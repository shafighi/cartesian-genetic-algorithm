==> flow/design.v <==
`timescale 1ns/1ns
module lfsr(clk,rst,seedIsReady,result,seed,tap); 
  parameter width = 107;
  parameter initial_lfrsFSM = 1'b0,
			generate_lfsrFSM = 1'b1; 
  input clk,rst,seedIsReady;
  input [width-1:0] seed,tap;
  output [width-1:0] result;
   reg [width-1:0]LFSR_Reg;
	wire feedBack;
	wire [width-1:0]xorLFSR;
	reg state_lfsrFSM;
	assign result = LFSR_Reg;
	assign feedBack = tap[0]^LFSR_Reg[0];	
	assign xorLFSR = feedBack ? (LFSR_Reg ^ tap) :  LFSR_Reg;
	always @(posedge clk)begin  	
	  if(rst)begin
		  LFSR_Reg=0;
		  state_lfsrFSM = initial_lfrsFSM;
	  end else begin 
		  case(state_lfsrFSM)
		  initial_lfrsFSM :
		  begin
				if(seedIsReady)begin
					LFSR_Reg = seed;
					state_lfsrFSM = generate_lfsrFSM;
				end
		  end
		  generate_lfsrFSM :
		  begin
				LFSR_Reg = {feedBack,xorLFSR[width-1 : 1]};
		  end
		  endcase
	  end
	end 
endmodule
Reports on lfsr
Tool output for the design above, in the order of the flow.
Lines are those of the file above, counted from 1.
Operators carry their Yosys type and port widths (W data, S select, Z words).
Cell names lack the library's common part.
A cell with n/a has no value.
Set-up
  top: lfsr
  clock port: clk
  standard-cell library: sky130hd
  timing corner: tt_025C_1v80

After elaboration
Counts by Yosys on the flattened word-level netlist (proc, flatten, opt, wreduce; memories kept). Register bits leave out memories and registers merged into their read ports (data or address). Print and check cells are left out. Cells with the same type and inputs are merged into one.
Word-level totals
  input bits: 217
  bits in registers: 108
Cells by class
  bitwise operators: 3
  equality and inequality tests: 1
  muxes and demuxes: 5
Operator list (number)
  $pmux W107 S2: 1
  $mux W107: 2
  $xor A107 B107 Y107: 1
  $ne A2 B2 Y1 const B: 1
  $pmux W1 S2: 1
  $xor A1 B1 Y1: 1
  $not A1 Y1: 1
  $mux W1: 1

Depth
Yosys ltp: most cells in a row. Word level: on the elaborated netlist, between registers, memories and ports. Mapped: between sequential cells and ports; inverters and the memories' decode and read muxes count.
Logic depth
  depth after elaboration: 3
  ABC_AREA: 0
  mapped depth: 5
  mapped depth without buffers: 3

Netlist
Source: synth_stat.txt of the flow (Yosys; design flattened, memories mapped). It holds for the ABC_AREA given above (unset counts as 0); a run with the other value may have another netlist.
Synthesis totals
  sequential part of the area: 2162.1 um2
  chip area (Yosys): 6673.9 um2
  cells in the netlist: 833
  buffer cells: 82
  mapped flip-flops: 108
Cell types (number)
  dfxtp_1: 108
  a311oi_1: 106
  a211oi_1: 106
  a21o_1: 106
  nor2b_1: 106
  nand3_1: 106
  inv_1: 106
  clkbuf_1: 51
  buf_2: 29
  xor2_2: 1
  buf_4: 2
  mux2i_1: 1
  nor2_1: 2
  or2_2: 1
  a21oi_1: 1
  nand2_1: 1

Timing after synthesis
Source: OpenSTA report_checks on the synthesized netlist (no wires, ideal clock, input and output delay 20% of the period each), path of least setup slack; recovery checks are left aside. Register names are those of the netlist, which keeps one name where synthesis merged equal registers.
Timing path post-synthesis
  path type: flip-flop to flip-flop
  from: register LFSR_Reg[0]
  to: register LFSR_Reg[28]
  arrival time: 1.312 ns
  launch time at the first pin: 0.000 ns
  path slack: 0.187 ns
  stages on the path: 6
  delay of the path: 1.403 ns
  period: 1.59 ns
  setup time: 0.091 ns
  period reached after synthesis: 1.403 ns
"delay of the path" = arrival - input delay + setup time.
"stages on the path" counts driving pins, that of a launching flip-flop among them; a cell with two outputs on the path counts twice.
"period reached after synthesis" is the clock period less the worst setup slack; recovery checks do not enter. This is arithmetic on one report: input and output delays are still those of the set period (20% each).
The rows between start and end are the longest chain of elaborated cells between them; the timing report does not say that the signal goes this way. Where chains are equally long, one stands for them.
Each line given opens the expression or statement behind the cell; cells for indexed reads and writes are added by Yosys, which also makes memories of some case tables.
At most two assigning lines are given for a register; there are more.
On the way, post-synthesis
  cell sequence: dfxtp_1 -> xor2_2 -> buf_2 -> buf_2 -> nand3_1 -> a311oi_1
  length of the longest elaborated chain: 3
  elaborated cells between the ends (all ways): 3
  those cells by class: mux (2); logic (1)
RTL lines, path post-synthesis
  from (decl): line 9  | reg [width-1:0]LFSR_Reg;
  from (assign): line 25  | LFSR_Reg = seed;
  from (assign): line 31  | LFSR_Reg = {feedBack,xorLFSR[width-1 : 1]};
  $xor A1 B1 Y1: line 14  | assign feedBack = tap[0]^LFSR_Reg[0];
  $mux W107: line 15  | assign xorLFSR = feedBack ? (LFSR_Reg ^ tap) : LFSR_Reg;
  $pmux W107 S2: line 21  | case(state_lfsrFSM)
  to (assign): line 25
  to (assign): line 31
  to (decl): line 9

Worst path after layout
Path of least setup slack in the final report of run A (OpenROAD, finished layout, wires in). Where an end is a register, its clock arrival counts in the times.
Timing path after layout
  path type: flip-flop to flip-flop
  from: register LFSR_Reg[0]
  to: register LFSR_Reg[36]
  path slack: -0.47 ns
  setup time: 0.09 ns
  period: 1.08 ns
  arrival time: 1.81 ns
  stages on the path: 7
  launch time at the first pin: 0.37 ns
The rows between start and end are the longest chain of elaborated cells between them; the timing report does not say that the signal goes this way. Where chains are equally long, one stands for them.
At most two assigning lines are given for a register; there are more.
On the way, after layout
  cell sequence: dfxtp_4 -> xor2_4 -> buf_6 -> clkbuf_16 -> buf_6 -> a21o_1 -> a311oi_1
  length of the longest elaborated chain: 3
  elaborated cells between the ends (all ways): 3
  those cells by class: mux (2); logic (1)
RTL lines, path after layout
  from (decl): line 9  | reg [width-1:0]LFSR_Reg;
  from (assign): line 25  | LFSR_Reg = seed;
  from (assign): line 31  | LFSR_Reg = {feedBack,xorLFSR[width-1 : 1]};
  $xor A1 B1 Y1: line 14  | assign feedBack = tap[0]^LFSR_Reg[0];
  $mux W107: line 15  | assign xorLFSR = feedBack ? (LFSR_Reg ^ tap) : LFSR_Reg;
  $pmux W107 S2: line 21  | case(state_lfsrFSM)
  to (assign): line 25
  to (assign): line 31
  to (decl): line 9

FLOW RESULTS
============

Design lfsr on sky130hd. What follows are 2 stored runs of the flow, each under its own settings; their order means nothing. The constraints put input and output delay at 20% of the set period each and load the outputs with 0.01 pF.
"achieved clock period (ns)" = clock period - worst setup slack. The figure is calculated, with input and output delays left at 20% of the set period.
"worst setup path time (ns)" means the part of the period allowed to the worst setup path (the constraints hold back 20% at inputs and 20% at outputs) less its slack; where the path has registers, the arrival times of their clocks count too.
"finish__power__total" is the tool's figure for a default switching activity; nothing was simulated.

settings of run A
{
  "period_ns": 1.08,
  "CORE_UTILIZATION": 21,
  "SETUP_SLACK_MARGIN": 0.02,
  "PLACE_DENSITY_LB_ADDON": 0.15,
  "CORE_ASPECT_RATIO": 1.22,
  "CORE_MARGIN": 5,
  "TNS_END_PERCENT": 55,
  "ABC_AREA": 0,
  "GPL_TIMING_DRIVEN": 0,
  "CTS_CLUSTER_SIZE": 78,
  "MAX_ROUTING_LAYER": "met4",
  "CAP_MARGIN": 20,
  "SLEW_MARGIN": 20
}
report of run A
yosys chip area after synthesis (um^2): 6673.9
finish__design__die__area: 35463.5
finish__design__instance__area__stdcell: 12020.3
finish__design__instance__utilization: 0.3812
finish__timing__setup__ws: -0.468
finish__timing__setup__tns: -43.302
finish__timing__hold__ws: 0.411
finish__power__total: 1.358e-02
achieved clock period (ns): 1.548
worst setup path time (ns): 1.55
worst setup path kind: flip-flop to flip-flop

settings of run B
{
  "period_ns": 1.31,
  "CORE_UTILIZATION": 44,
  "PLACE_DENSITY_LB_ADDON": 0.08,
  "CORE_MARGIN": 3,
  "TNS_END_PERCENT": 90,
  "ABC_AREA": 0,
  "GPL_TIMING_DRIVEN": 0,
  "SLEW_MARGIN": 0,
  "MIN_ROUTING_LAYER": "met1",
  "MAX_ROUTING_LAYER": "met4",
  "CAP_MARGIN": 20
}
report of run B
yosys chip area after synthesis (um^2): 6673.9
finish__design__die__area: 16682.3
finish__design__instance__area__stdcell: 11524.8
finish__design__instance__utilization: 0.7840
finish__timing__setup__ws: -0.292
finish__timing__setup__tns: -23.120
finish__timing__hold__ws: 0.478
finish__power__total: 1.091e-02
achieved clock period (ns): 1.602
worst setup path time (ns): 1.60
worst setup path kind: flip-flop to flip-flop
