==> flow/design.v <==
`timescale 1ns/1ns
module mutationFSM(CLOCK_50,reset,maskReady,state_controller,nextBestGene,nextSameFitnessFitness,nextGeneInSourceFitness,nextFinalSelectedGene,nextSameFitnessGene,growIndex,state_mutationFSM,maskUsed,bestIndex,nextSameFitness,nextGeneInSource,nextFinalSelected);
parameter howGrowUp = 4;
parameter geneBit = 80;
parameter population = 24;
parameter bestCount = 4;
parameter mutationMaskCount = 16;
parameter primaryInputCount = 8;
parameter mutation_controller = 3'b011;
parameter initial_mutationFSM = 4'b0000,
			mutation_mutationFSM = 4'b0001,
			nextGene_mutationFSM = 4'b0010,
			repeatativeCheck_mutationFSM = 4'b0011,
			NextGeneInSource_mutationFSM = 4'b0100,
			sameFitness_mutationFSM = 4'b0101,
			sameGeneChange_mutationFSM = 4'b0110,
			nextSameGene_mutationFSM = 4'b0111,
			randomGenes_mutationFSM = 4'b1000,
			finished_mutationFSM = 4'b1001;
  input CLOCK_50,reset,maskReady;
  input [2:0]state_controller;
 	input [geneBit-1:0]nextBestGene; 
 	input [primaryInputCount+1:0]nextSameFitnessFitness; 
 	input [primaryInputCount+1:0]nextGeneInSourceFitness; 
 	input [geneBit-1:0]nextFinalSelectedGene; 
 	input [geneBit-1:0]nextSameFitnessGene; 
 	input [7:0]growIndex;
  output reg [3:0]state_mutationFSM; 
 	output reg maskUsed;
  output reg [7:0]bestIndex,nextSameFitness,nextGeneInSource,nextFinalSelected;
	reg [7:0]randomCounter,bestCounter;
	integer popIndexMutate;
	reg [geneBit-1:0]best[bestCount-1:0];
	reg parentFound;
	always@(posedge CLOCK_50)begin 
	 if(reset)begin
		state_mutationFSM <= initial_mutationFSM;
		randomCounter <= 8'd0;
		nextGeneInSource <= 8'd0;
		nextFinalSelected <= 8'd0;
		bestCounter <= 8'd0;
		nextSameFitness <= 0;
		parentFound<=0;
		for(bestIndex=0;bestIndex<bestCount;bestIndex=bestIndex+1)begin
			best[bestIndex]<=0;
      end
	 end else if(state_controller==mutation_controller)begin
		case(state_mutationFSM)
			initial_mutationFSM : 
			begin
			   bestCounter <= 8'd0;
				nextGeneInSource <= 8'd0;
				nextFinalSelected <= 8'd0;
				parentFound<=0;
				for(bestIndex=0;bestIndex<bestCount;bestIndex=bestIndex+1)begin
       			best[bestIndex]<=nextBestGene; 
        end
				if(maskReady)begin
					state_mutationFSM <= mutation_mutationFSM;
				end	
      end 
			mutation_mutationFSM :
			begin
				if(nextFinalSelected<bestCount && nextGeneInSource<population )begin
				  if(growIndex==howGrowUp-1)begin
					   state_mutationFSM <= nextGene_mutationFSM;
				  end   
				end else begin
				    nextSameFitness <= nextFinalSelected-8'd1;
					maskUsed<=1;
					state_mutationFSM <= sameFitness_mutationFSM;
				end
			end
			nextGene_mutationFSM :
			begin
				nextFinalSelected <= nextFinalSelected + 8'd1;
				nextGeneInSource <= nextGeneInSource + 8'd1;
				state_mutationFSM <= repeatativeCheck_mutationFSM;
			end
			repeatativeCheck_mutationFSM :
			begin
				if(nextGeneInSourceFitness==nextFinalSelectedGene)begin 
					state_mutationFSM <= NextGeneInSource_mutationFSM;
				end else begin
					state_mutationFSM <= mutation_mutationFSM;
				end
			end
			NextGeneInSource_mutationFSM :
			begin
				nextGeneInSource <= nextGeneInSource + 8'd1;
				state_mutationFSM <= repeatativeCheck_mutationFSM;
			end
			sameFitness_mutationFSM :  
			begin
				parentFound <= 0;
				if(nextGeneInSourceFitness==nextSameFitnessFitness && nextSameFitness>0 && nextGeneInSource<population )begin 
					state_mutationFSM <= sameGeneChange_mutationFSM;
				end else begin
					state_mutationFSM <= randomGenes_mutationFSM;
				end
			end
			sameGeneChange_mutationFSM :  
			begin
					if(nextSameFitnessGene==best[bestCounter])begin
						state_mutationFSM <= nextSameGene_mutationFSM;
						parentFound<=1;
					end else if(bestCounter<bestCount-1)begin			
						bestCounter <= bestCounter+1;
					end else begin
						state_mutationFSM <= randomGenes_mutationFSM;
					end		
			end
			nextSameGene_mutationFSM :
			begin	
				nextSameFitness<=nextSameFitness-8'd1;
				if(parentFound==1)begin
					nextGeneInSource <= nextGeneInSource + 8'd1;
				end
				state_mutationFSM <= sameFitness_mutationFSM;
				bestCounter<=0;
			end	
			randomGenes_mutationFSM :
			begin
			  if(randomCounter<population-mutationMaskCount-bestCount)begin
				 randomCounter<=randomCounter+8'd1;
			  end else begin
				 state_mutationFSM <= finished_mutationFSM;
				 randomCounter <= 8'b0;
			  end    
			end
			finished_mutationFSM :
			begin
			end
 		default: 
		begin
		end     
	endcase
	end else begin
		state_mutationFSM <= initial_mutationFSM;
		if(maskReady==0)begin
			maskUsed<=0;
		end
	end 
	end 
	endmodule
# Step by step through the tools: mutationFSM
# The steps from the RTL of mutationFSM to its reports follow in flow order.
# Lines are those of the file above, counted from 1.
# Operators: Yosys type, input widths -> output width; for muxes data width and select width s.
# Cell names lack the library's common part.
# The mark - stands for no value.
# design
design	mutationFSM
clock_port	CLOCK_50
lib	sky130hd
corner	tt_025C_1v80

# Word-level counts
# Counts by Yosys on the flattened word-level netlist (proc, flatten, opt, wreduce). Print and check cells are left out. Cells with the same type and inputs are merged into one.
# op_classes
bitwise	2
cmp	5
addsub	6
mux	28
eq_ne	28
reduce_logical	25
# ops
operator	n
$mux 80	4
$eq 10x80->1	1
$eq 80x80->1	1
$pmux 8 s2	3
$mux 8	5
$add 8x1->8 const B	4
$pmux 4 s8	1
$mux 4	7
$pmux 8 s3	1
$ne 2x2->1 const B	8
$eq 4x3->1 const B	4
$sub 8x1->8 const B	2
$lt 8x3->1 const B	2
$eq 10x10->1	1
$reduce_and 3->1	3
$reduce_bool 2->1	4
$reduce_or 2->1	4
$eq 4x2->1 const B	2
$reduce_and 4->1	2
$gt 8x1->1 const B	1
$lt 8x2->1 const B	1
$eq 8x2->1 const B	1
$lt 8x5->1 const B	1
$reduce_bool 8->1	1
$reduce_and 2->1	3
$ne 3x3->1 const B	2
$reduce_and 5->1	1
$mux 1	5
# Not listed: further kinds 14, cells in them 19.
# word_totals
wordCells	103
in_bits	274
regBits	126
out_inout_bits	37

# Depth
# Depth = most cells in a row (Yosys ltp): at word level without a register or memory, in the mapped netlist without a sequential cell, where the memories' decode and read muxes count.
# logic_depth
ltp_word	9
abc_area	1
mapped_depth	15
mapped_depth_nobuf	15

# After synthesis
# Source: synth_stat.txt of the flow (Yosys; design flattened, memories mapped). It holds for the ABC_AREA given above (unset counts as 0); a run with the other value may have another netlist.
# by_type
cell	n
dfxtp_1	125
nand2_1	299
nor2_1	218
inv_1	152
o21ai_0	99
xnor2_1	47
a21oi_1	68
xor2_1	21
nand3_1	21
buf_4	13
nand4_1	14
clkbuf_1	18
ha_1	5
nor3_1	10
nor4_1	8
and2_1	7
o21ai_2	5
buf_6	3
# Other cell types: 33; their cells: 59.
# synth_totals
buf_cells	38
yosys_area_um2	7548.5
ffs	126
mapped_cells	1192

# Timing after synthesis
# Source: OpenSTA report_checks on the synthesized netlist (no wires, ideal clock, input and output delay 20% of the period each), path of least setup slack; recovery checks are left aside. Register names are those of the netlist, which keeps one name where synthesis merged equal registers.
# synth_timing
path_kind	input port to flip-flop
start	input state_controller[1]
end	register nextFinalSelected[6]
delay_ns	1.225
stages	11
slack_ns	1.247
clock_period_ns	3.09
required_ns	2.971
t_arrival_ns	1.724
synth_period_reached_ns	1.843
# "delay_ns" is the arrival time less input delay plus setup time.
# "stages" counts driving pins, that of a launching flip-flop among them; a cell with two outputs on the path counts twice.
# "synth_period_reached_ns" = period - worst setup slack (recovery checks aside). The figure is calculated, with input and output delays left at 20% of the set period.
# Between the ends stands the longest chain of elaborated cells between them, by number of cells; it is not shown to be the way that was timed. Of several equally long chains one is given.
# A line is the first line of the expression or statement that the cell stems from. Yosys adds cells for indexed reads and writes and turns some case tables into memories.
# A register here has more assigning lines than the two given.
# synth_via
cell_sequence	nand2_1 > nor2_4 > inv_2 > nor3_2 > inv_1 > nor2_1 > nand2_1 > nor2_1 > nand2_1 > o21bai_1 > a21oi_1
elab_chain_cells	2
cells_between	2
lines_between	1
# synth_lines
item	line_no	text
from (decl)	21	input [2:0]state_controller;
$eq 3x2->1	47	end else if(state_controller==mutation_controller)begin
$reduce_and 2->1	-
to (assign)	53	nextFinalSelected <= 8'd0;
to (assign)	76	nextFinalSelected <= nextFinalSelected + 8'd1;
to (decl)	30

# Worst path after layout
# From the final timing report of run 1: the path of least setup slack in the routed layout; clock arrival at registers is part of the times.
# layout_timing
path_kind	flip-flop to output port
start	register state_mutationFSM[0]
end	output state_mutationFSM[0]
stages	2
clock_period_ns	2.88
required_ns	2.30
output_delay_ns	0.58
slack_ns	0.70
t_arrival_ns	1.61
# A register here has more assigning lines than the two given.
# layout_via
cell_sequence	dfxtp_1 > clkdlybuf4s50_1
elab_chain_cells	0
cells_between	0
lines_between	0
# layout_lines
item	line_no	text
from (decl)	28	output reg [3:0]state_mutationFSM;
from (assign)	37	state_mutationFSM <= initial_mutationFSM;
from (assign)	59	state_mutationFSM <= mutation_mutationFSM;
to (decl)	28

# 2 stored runs of mutationFSM in the flow (synthesis by Yosys, layout by OpenROAD, sky130hd cells), in arbitrary order. Constraints: input delay and output delay 20% of the set period each, output load 0.01 pF.
# "clock_period_reached_ns" = clock period - worst setup slack. The figure is calculated, with input and output delays left at 20% of the set period.
# "worst_path_allowed_less_slack_ns" means the part of the period allowed to the worst setup path (the constraints hold back 20% at inputs and 20% at outputs) less its slack; where the path has registers, the arrival times of their clocks count too.
# Settings: - = not set for that run.
stored run	period_ns	CORE_UTILIZATION	SETUP_SLACK_MARGIN	HOLD_SLACK_MARGIN	CORE_ASPECT_RATIO	CORE_MARGIN	CELL_PAD_IN_SITES_DETAIL_PLACEMENT	ABC_AREA	CAP_MARGIN	SLEW_MARGIN	PLACE_DENSITY_LB_ADDON	TNS_END_PERCENT	GPL_ROUTABILITY_DRIVEN	CTS_CLUSTER_DIAMETER	synthArea_um2	die_footprint_um2	final_cell_area_um2	post_route_util_frac	setup_ws_ns	setupTns_ns	clock_period_reached_ns	worst_path_allowed_less_slack_ns	critical_path_kind
run 1	2.88	39	0.63	0.25	0.71	3	0	1	20	20	-	-	-	-	7548.5	21085.0	11424.7	0.607	0.697	0.000	2.183	1.61	flip-flop to output port
run 2	3.63	57	-	-	-	2	0	1	30	20	0.28	95	1	92	7548.5	14180.0	11234.5	0.859	1.203	0.000	2.427	1.70	input port to flip-flop
